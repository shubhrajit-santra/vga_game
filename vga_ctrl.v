==> flow/design.v <==
`timescale 1ns / 1ps
module vga_ctrl(
input clk_65M,
input clear,
output reg V_sync,
output reg H_sync,
output [16:0] H_count,
output [16:0] V_count,
output reg Vid_on
 );
 parameter HPIXELS = 1344 ;
 parameter VLINES = 806 ;  
 parameter HBP = 296 ;
 parameter HFP = 1320 ;
 parameter VBP = 35 ;    
 parameter VFP = 803 ;
 parameter HSP = 136 ;
 parameter VSP = 6 ;     
reg [16:0] H_count_reg, H_count_next ;
always@(posedge clk_65M)     
begin
  if(clear==1'b1)
  H_count_reg <= 17'd0 ;
  else
  H_count_reg <= H_count_next ;
end
always@(*)
begin
        H_count_next = H_count_reg ;
    if(H_count_reg == HPIXELS-1) 
        H_count_next = 17'd0 ;
    else
        H_count_next = H_count_reg + 1 ;     
end  
assign H_count = H_count_reg ;
always@(*)       
begin
if(H_count_reg < HSP) 
H_sync = 1'b0 ;
else
H_sync = 1'b1 ;
end 
reg V_count_en ;         
always@(*)
begin
    if(H_count_reg==HPIXELS-1)
    V_count_en <= 1'b1 ;
    else
    V_count_en <= 1'b0 ;
 end
reg [16:0] V_count_reg, V_count_next ;
always@(posedge clk_65M)     
begin
  if(clear==1'b1)
  V_count_reg <= 17'd0 ;
  else
  V_count_reg <= V_count_next ;
end
always@(*)
begin
        V_count_next = V_count_reg ;
   if(V_count_en == 1'b1)    
   begin 
    if(V_count_reg == VLINES-1) 
        V_count_next = 17'd0 ;
    else 
        V_count_next = V_count_reg + 1 ;     
   end
end  
assign V_count = V_count_reg ;
always@(*)       
begin
if(V_count_reg < VSP) 
V_sync = 1'b0 ;
else
V_sync = 1'b1 ;
end 
always@(*)       
    begin
       if((H_count_reg>HBP) && (H_count_reg<HFP) && (V_count_reg>VBP) && (V_count_reg<VFP))
          Vid_on = 1'b1 ;
       else
          Vid_on = 1'b0 ;
    end
endmodule
* Tool chain data of vga_ctrl
The steps from the RTL of vga_ctrl to its reports follow in flow order. Lines are those of the file above, counted from 1. Library cell names are shortened. The mark -- stands for no value.
Set-up: design top vga_ctrl, clock clk_65M, standard-cell library sky130hd, library corner tt_025C_1v80

* After elaboration
Counts by Yosys on the flattened word-level netlist (proc, flatten, opt, wreduce; memories kept). Register bits leave out memories and registers merged into their read ports (data or address); mux counts leave out enables and synchronous resets folded into registers. Print and check cells are left out. Cells with the same type and inputs are merged into one.
Storage and ports: register bits 34, bits of input ports 2, output and inout bits 37
Operators by class: reduce/logical cells 4, eq/ne operators 2, magnitude comparators 6, add/sub/neg operators 2, mux-type cells 5
Operators with widths (count):
- 17-bit by 1-bit adder with 17-bit output with constant B | 2
- 17-bit by 10-bit less-than comparator with 1-bit output with constant B | 1
- 17-bit by 10-bit == test with 1-bit output with constant B | 1
- 17-bit by 11-bit less-than comparator with 1-bit output with constant B | 1
- 17-bit by 11-bit == test with 1-bit output with constant B | 1
- 17-bit by 3-bit less-than comparator with 1-bit output with constant B | 1
- 17-bit by 6-bit > comparator with 1-bit output with constant B | 1
- 17-bit by 8-bit less-than comparator with 1-bit output with constant B | 1
- 17-bit by 9-bit > comparator with 1-bit output with constant B | 1
- 17-bit 2-to-1 mux | 1
- 1-bit 2-to-1 mux | 4
- 1-bit logical AND | 3
- 2-bit OR reduction | 1

* Longest topological paths
Longest topological path by Yosys (ltp), each cell counted once; first at word level (registers and memories cut), then after technology mapping (sequential cells cut; the memories' decode and read muxes count).
Depth: depth in word-level cells 5, ABC_AREA 1, depth in mapped cells 10

* Mapped cells and area
Source: synth_stat.txt of the flow (Yosys; design flattened, memories mapped). It holds for the ABC_AREA given above (unset counts as 0); a run with the other value may have another netlist. The area totals of this step are shown rounded.
Synthesis totals: flip-flops 34, sequential area 680.7 µm², cell count 363, chip area (Yosys) 2231 µm²
Cells by type (count):
- dfxtp_1 | 34
- nand2_1 | 93
- nor2_1 | 72
- inv_1 | 38
- nand3_1 | 26
- a21oi_1 | 20
- nand4_1 | 13
- ha_1 | 4
- nor2_2 | 7
- nor3_1 | 8
- nor2_4 | 3
- nand2_2 | 5
- nand3_2 | 3
- o21ai_0 | 5
- nor3_2 | 2
- o21ai_1 | 4
- inv_2 | 5
- nand3_4 | 1
Other cell types: 16; their cells: 20.

* Timing after synthesis
Path of least setup slack by OpenSTA after synthesis, without wires, with an ideal clock, recovery checks aside; 20% of the period is set as input and as output delay. Where synthesis merged equal registers, the netlist keeps one of their names.
Timing after synthesis: path type register -> output, start register V_count_reg[0], end output Vid_on, period 2430 ps, path delay 1171 ps, data required time 1944 ps, buffers on the path 0, stages 9, output delay 486 ps, arrival time 1171 ps, slack 773 ps, synthesis period reached 1657 ps
"path delay" = arrival - input delay + setup time. At an output port there is no setup time. "stages" counts driving pins, that of a launching flip-flop among them; a cell with two outputs on the path counts twice. "synthesis period reached" is the clock period less the worst setup slack; recovery checks do not enter. This is arithmetic on one report: input and output delays are still those of the set period (20% each). The rows between start and end are the longest chain of elaborated cells between them; the timing report does not say that the signal goes this way. Where chains are equally long, one stands for them. Each line given opens the expression or statement behind the cell; cells for indexed reads and writes are added by Yosys, which also makes memories of some case tables.
On the way, after synthesis: path through dfxtp_1 > ha_1 > inv_1 > nor2_1 > nand4_1 > nor2_1 > nor2_1 > nand3_1 > nor2_1, cells in the longest elaborated chain 4, elaborated cells between the ends (all ways) 5, RTL lines with such cells 1, classes of those cells compare: 2; mux: 1; reduce/logical: 2
Ends and longest elaborated chain, after synthesis:
- from (decl) | line 51 | reg [16:0] V_count_reg, V_count_next ;
- from (assign) | line 55 | V_count_reg <= 17'd0 ;
- from (assign) | line 57 | V_count_reg <= V_count_next ;
- 17-bit by 6-bit > comparator with 1-bit output | line 80 | if((H_count_reg>HBP) && (H_count_reg<HFP) && (V_count_reg>VBP) && (V_count_reg<VFP))
- 1-bit logical AND x2 | line 80
- 1-bit 2-to-1 mux | line 80
- to (decl) | line 9 | output reg Vid_on

* Path in the finished layout
Path of least setup slack in the final report of stored run 1 (OpenROAD, finished layout, wires in). Where an end is a register, its clock arrival counts in the times. The report prints the path's times to 10 ps; the period is as set.
Timing after layout: path type register -> output, start register V_count_reg[6], end output Vid_on, data required time 1300 ps, slack -170 ps, period 1620 ps, output delay 320 ps, stages 10, buffers on the path 1, arrival time 1460 ps
The rows between start and end are the longest chain of elaborated cells between them; the timing report does not say that the signal goes this way. Where chains are equally long, one stands for them.
On the way, after layout: path through dfxtp_4 > nor2_2 > nand2_1 > nor2_2 > inv_1 > nor2_1 > nor2_1 > nand3_1 > nor2_2 > buf_2, cells in the longest elaborated chain 4, elaborated cells between the ends (all ways) 5, RTL lines with such cells 1, classes of those cells compare: 2; mux: 1; reduce/logical: 2
Ends and longest elaborated chain, after layout:
- from (decl) | line 51 | reg [16:0] V_count_reg, V_count_next ;
- from (assign) | line 55 | V_count_reg <= 17'd0 ;
- from (assign) | line 57 | V_count_reg <= V_count_next ;
- 17-bit by 6-bit > comparator with 1-bit output | line 80 | if((H_count_reg>HBP) && (H_count_reg<HFP) && (V_count_reg>VBP) && (V_count_reg<VFP))
- 1-bit logical AND x2 | line 80
- 1-bit 2-to-1 mux | line 80
- to (decl) | line 9 | output reg Vid_on

Wiki page: vga_ctrl / flow data

Measured data: module vga_ctrl, platform sky130hd, 2 stored runs of the flow under differing settings, order arbitrary. Input and output delays are each 20% of the period that was set; the output load is 0.01 pF.
"time on the worst setup path" = time allowed to the worst setup path (clock period - input delay - output delay, where it has them) - its slack; a late launch clock adds to it, a late capture clock takes from it.
By "power" is meant OpenSTA's value without simulated activity: inputs other than the clock are taken to toggle once in ten clock periods, and the tool carries that through the logic.
"time on the worst setup path" is known to 10 ps.
Measured values are rounded.

[stored run 1] flow files
==> flow/run.sh <==
#!/bin/bash
# the make line also repeats the synthesis and layout settings of config.mk as NAME=value (left out here)
make -C /OpenROAD-flow-scripts/flow DESIGN_CONFIG=/design/flow/config.mk WORK_HOME=/design/flow/orfs CLKGATE_MAP_FILE= finish
==> flow/config.mk <==
export PLATFORM = sky130hd
export DESIGN_NAME = vga_ctrl
export DESIGN_NICKNAME = vga_ctrl
export VERILOG_FILES = /design/flow/design.v
export SDC_FILE = /design/flow/constraint.sdc
export NUM_CORES = 4
export LEC_CHECK = 0
export ABC_AREA = 1
export CAP_MARGIN = 20
export CORE_MARGIN = 2
export CORE_UTILIZATION = 38
export HOLD_SLACK_MARGIN = 0.11
export MAX_ROUTING_LAYER = met4
export MIN_ROUTING_LAYER = met1
export PLACE_DENSITY_LB_ADDON = 0.08
export SLEW_MARGIN = 20
==> flow/constraint.sdc <==
create_clock -name core_clock -period 1.62 [get_ports {clk_65M}]
set_input_delay 0.3240 -clock core_clock [delete_from_list [all_inputs] [get_ports {clk_65M}]]
set_output_delay 0.3240 -clock core_clock [all_outputs]
set_load 0.01 [all_outputs]

[stored run 1] result: area of the synthesized netlist 2231 µm²; time on the worst setup path 1460 ps; type of the worst setup path register -> output; die footprint 6500 µm²; worst hold slack in the final report 524 ps; power 1589 uW; worst setup slack after layout -166 ps; final utilization 64.5 %

[stored run 2] flow files
==> flow/run.sh <==
#!/bin/bash
# the make line also repeats the synthesis and layout settings of config.mk as NAME=value (left out here)
make -C /OpenROAD-flow-scripts/flow DESIGN_CONFIG=/design/flow/config.mk WORK_HOME=/design/flow/orfs CLKGATE_MAP_FILE= finish
==> flow/config.mk <==
export PLATFORM = sky130hd
export DESIGN_NAME = vga_ctrl
export DESIGN_NICKNAME = vga_ctrl
export VERILOG_FILES = /design/flow/design.v
export SDC_FILE = /design/flow/constraint.sdc
export NUM_CORES = 4
export LEC_CHECK = 0
export CAP_MARGIN = 20
export CORE_MARGIN = 10
export CORE_UTILIZATION = 60
export CTS_CLUSTER_DIAMETER = 199
export GPL_ROUTABILITY_DRIVEN = 0
export PLACE_DENSITY = 0.85
export SETUP_SLACK_MARGIN = 0.66
export SLEW_MARGIN = 0
export TNS_END_PERCENT = 45
==> flow/constraint.sdc <==
create_clock -name core_clock -period 2.99 [get_ports {clk_65M}]
set_input_delay 0.5980 -clock core_clock [delete_from_list [all_inputs] [get_ports {clk_65M}]]
set_output_delay 0.5980 -clock core_clock [all_outputs]
set_load 0.01 [all_outputs]

[stored run 2] result: area of the synthesized netlist 1836 µm²; time on the worst setup path 1960 ps; type of the worst setup path register -> output; die footprint 5672 µm²; worst hold slack in the final report 524 ps; power 1003 uW; worst setup slack after layout 432 ps; final utilization 84.1 %
