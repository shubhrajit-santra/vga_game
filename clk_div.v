==> flow/design.v <==
`timescale 1ns / 1ps
module clk_div
# (parameter COUNT_DIV = 50000)
(  input reset,
input clk_in,
output reg clk_div = 1
);
    reg [40:0] count_next = 0 ;
    reg [40:0] count_reg = 0 ;
    reg clk_div_next ;
    always@(posedge clk_in or posedge reset)
    if(reset==1'b1)
    count_reg <= 0 ;
    else
   count_reg <= count_next ;
    always@(*)begin
    count_next = count_reg ;
    if(count_reg==COUNT_DIV-1)
    count_next = 0 ;
    else
    count_next = count_reg + 1 ;
    end
    always@(posedge clk_in)
    if(reset==1'b1)
    clk_div <= 1 ;
    else
      clk_div <= clk_div_next ;
    always@(*) begin
    clk_div_next = clk_div ;
    if(count_reg==COUNT_DIV-1)
    clk_div_next = ~clk_div ;
    end
endmodule
# Step by step through the tools: clk_div
# Tool output for the design above, in the order of the flow.
# Lines are those of the file above, counted from 1.
# Operators carry their Yosys type and port widths (W data, S select, Z words).
# Library cell names are shortened.
setup:
  design: "clk_div"
  clock_port: "clk_in"
  cell_library: "sky130hd"
  corner: "tt_025C_1v80"

# After elaboration
# Counts by Yosys on the flattened word-level netlist (proc, flatten, opt, wreduce; memories kept). Register bits leave out memories and registers merged into their read ports (data or address); mux counts leave out enables and synchronous resets folded into registers. Print and check cells are left out. Cells with the same type and inputs are merged into one.
bits:
  register_bits: 42
  input_bits: 2
  out_inout_bits: 1
  wordCells: 6
op_classes:
  n_addsub: 1
  equal: 1
  n_mux: 1
  n_logic: 1
ops:
  columns: ["op", "count"]
  rows:
  - ["$add A41 B1 Y41 const B", 1]
  - ["$eq A41 B16 Y1 const B", 1]
  - ["$mux W41", 1]
  - ["$not A1 Y1", 1]

# Depth
# Yosys ltp: most cells in a row. Word level: on the elaborated netlist, between registers, memories and ports. Mapped: between sequential cells and ports; inverters and the memories' decode and read muxes count.
depth:
  word_depth: 2
  ABC_AREA: 0
  ltp_mapped: 6
  depth_no_buf: 6

# After synthesis
# Yosys stat after the flow's synthesis: flattened, memories mapped to cells. It holds for the ABC_AREA given above (unset counts as 0); a run with the other value may have another netlist.
synth_totals:
  cell_count: 180
  area_um2: 1974.4
  seqArea_um2: 1046.0
  flip_flops: 42
  buffers: 1
by_type:
  columns: ["cell_type", "count", "area_total_um2"]
  rows:
  - ["dfrtp_1", 41, 1.03E+03]
  - ["xnor2_1", 20, 175.168]
  - ["xor2_1", 20, 175.168]
  - ["nand3_1", 18, 90.086]
  - ["nor2_1", 17, 63.811]
  - ["nand4_1", 9, 56.304]
  - ["nor4_1", 8, 50.048]
  - ["nand2_1", 12, 45.043]
  - ["and3_1", 6, 37.536]
  - ["and4_1", 4, 35.034]
  - ["nand4_4", 1, 21.27]
  - ["nor4_4", 1, 21.27]
  - ["dfxtp_1", 1, 20.019]
  - ["nor3_1", 4, 20.019]
  - ["and2_1", 3, 18.768]
  - ["inv_1", 5, 18.768]
  - ["nor3b_4", 1, 18.768]
  - ["ha_1", 1, 12.512]
# Other cell types: 7; their cells: 8.

# Worst setup path after synthesis
# OpenSTA on the mapped netlist: ideal clock, no wires. The path of least setup slack (recovery checks aside). Input and output delay are each 20% of the period. Register names are those of the netlist, which keeps one name where synthesis merged equal registers.
synth_path:
  path_kind: "register to register"
  startpoint: "reg count_reg[7]"
  endpoint: "reg count_reg[31]"
  tclk_ps: 2160
  setup_ps: 79
  t_first_pin_ps: 0
  arrival_ps: 1752
  required_ps: 2081
  slack_ps: 329
  delay_ps: 1831
  stages: 6
  path_buffers: 0
  period_less_setup_slack_ps: 1831
# "delay_ps" = arrival - input delay + setup time.
# "stages": output pins that drive a net of the path, with the launching flip-flop's if there is one; two outputs of one cell count as two.
# "period_less_setup_slack_ps" is the clock period less the worst setup slack; recovery checks do not enter. This is arithmetic on one report: input and output delays are still those of the set period (20% each).
# The rows between start and end are the longest chain of elaborated cells between them; the timing report does not say that the signal goes this way. Where chains are equally long, one stands for them.
# A line is the first line of the expression or statement that the cell stems from. Yosys adds cells for indexed reads and writes and turns some case tables into memories.
synth_between:
  path_cell_list: "dfrtp_1 nand4_4 or4_4 nor3b_4 and3_1 xor2_1"
  elab_chain_cells: 2
  cone_cells: 3
  classes_between: "add/sub: 1; eq/ne: 1; mux: 1"
synth_rtl:
  columns: ["element", "line", "source"]
  rows:
  - ["start: declaration", 9, "reg [40:0] count_reg = 0 ;"]
  - ["start: assignment", 13, "count_reg <= 0 ;"]
  - ["start: assignment", 15, "count_reg <= count_next ;"]
  - ["$add A41 B1 Y41", 21, "count_next = count_reg + 1 ;"]
  - ["$mux W41", 18, "if(count_reg==COUNT_DIV-1)"]
  - ["end: assignment", 13, null]
  - ["end: assignment", 15, null]
  - ["end: declaration", 9, null]

# Timing after layout
# Path of least setup slack in the final report of job 1 (OpenROAD, finished layout, wires in). Where an end is a register, its clock arrival counts in the times.
# The report prints the path's times to 10 ps; the period is as set.
layout_path:
  path_kind: "register to register"
  startpoint: "reg count_reg[8]"
  endpoint: "reg count_reg[35]"
  tclk_ps: 2410
  setup_ps: 70
  t_first_pin_ps: 290
  arrival_ps: 2210
  required_ps: 2630
  slack_ps: 410
  stages: 6
  path_buffers: 0
# The rows between start and end are the longest chain of elaborated cells between them; the timing report does not say that the signal goes this way. Where chains are equally long, one stands for them.
layout_between:
  path_cell_list: "dfrtp_1 nand4_4 or4_4 nor3b_4 and3_1 xor2_1"
  elab_chain_cells: 2
  cone_cells: 3
  classes_between: "add/sub: 1; eq/ne: 1; mux: 1"
layout_rtl:
  columns: ["element", "line", "source"]
  rows:
  - ["start: declaration", 9, "reg [40:0] count_reg = 0 ;"]
  - ["start: assignment", 13, "count_reg <= 0 ;"]
  - ["start: assignment", 15, "count_reg <= count_next ;"]
  - ["$add A41 B1 Y41", 21, "count_next = count_reg + 1 ;"]
  - ["$mux W41", 18, "if(count_reg==COUNT_DIV-1)"]
  - ["end: assignment", 13, null]
  - ["end: assignment", 15, null]
  - ["end: declaration", 9, null]

# clk_div through Yosys and OpenROAD on sky130hd: 2 stored runs, unordered, with their settings and measured results. The constraints put input and output delay at 20% of the set period each and load the outputs with 0.01 pF.
# "period_less_ws_ps" is the run's clock period less its worst setup slack. It is reckoned from that one timing run; input and output delays stay at 20% of the period that was set.
# "worst_path_allowed_less_slack_ps" is the time allowed to the run's worst setup path (the clock period less input and output delay, where it has them) less its slack. Clock arrival times count: a late capture clock shortens it, a late launch clock lengthens it.
# By "power_mw" is meant OpenSTA's value without simulated activity: inputs other than the clock are taken to toggle once in ten clock periods, and the tool carries that through the logic.
# "worst_path_allowed_less_slack_ps" is given in steps of 10 ps.
runs:
  - name: "job 1"
    settings:
      period_ns: 2.41
      CAP_MARGIN: 20
      CORE_MARGIN: 2
      CORE_UTILIZATION: 40
      SLEW_MARGIN: 20
    results:
      timing.setup.tns_ps: 0
      synth_chip_area_um2: 1974.4
      layout_utilization_frac: 0.467
      power_mw: 1.176
      ws_setup_ps: 413
      finalCellArea_um2: 2218.4
      die_area_um2: 5513.8
      period_less_ws_ps: 1997
      worst_path_allowed_less_slack_ps: 2000
      critical_path_type: "register to register"
  - name: "job 2"
    settings:
      period_ns: 2.61
      CORE_UTILIZATION: 17
      SETUP_SLACK_MARGIN: 0.25
      PLACE_DENSITY: 0.64
      CELL_PAD_IN_SITES_GLOBAL_PLACEMENT: 0
      ABC_AREA: 1
      GPL_ROUTABILITY_DRIVEN: 0
      CTS_CLUSTER_SIZE: 83
      MAX_ROUTING_LAYER: "met4"
      CAP_MARGIN: 20
      CORE_MARGIN: 2
      SLEW_MARGIN: 20
    results:
      timing.setup.tns_ps: 0
      synth_chip_area_um2: 2671.3
      layout_utilization_frac: 0.204
      power_mw: 1.306
      ws_setup_ps: 852
      finalCellArea_um2: 3114.2
      die_area_um2: 16732.7
      period_less_ws_ps: 1758
      worst_path_allowed_less_slack_ps: 1240
      critical_path_type: "register to output"
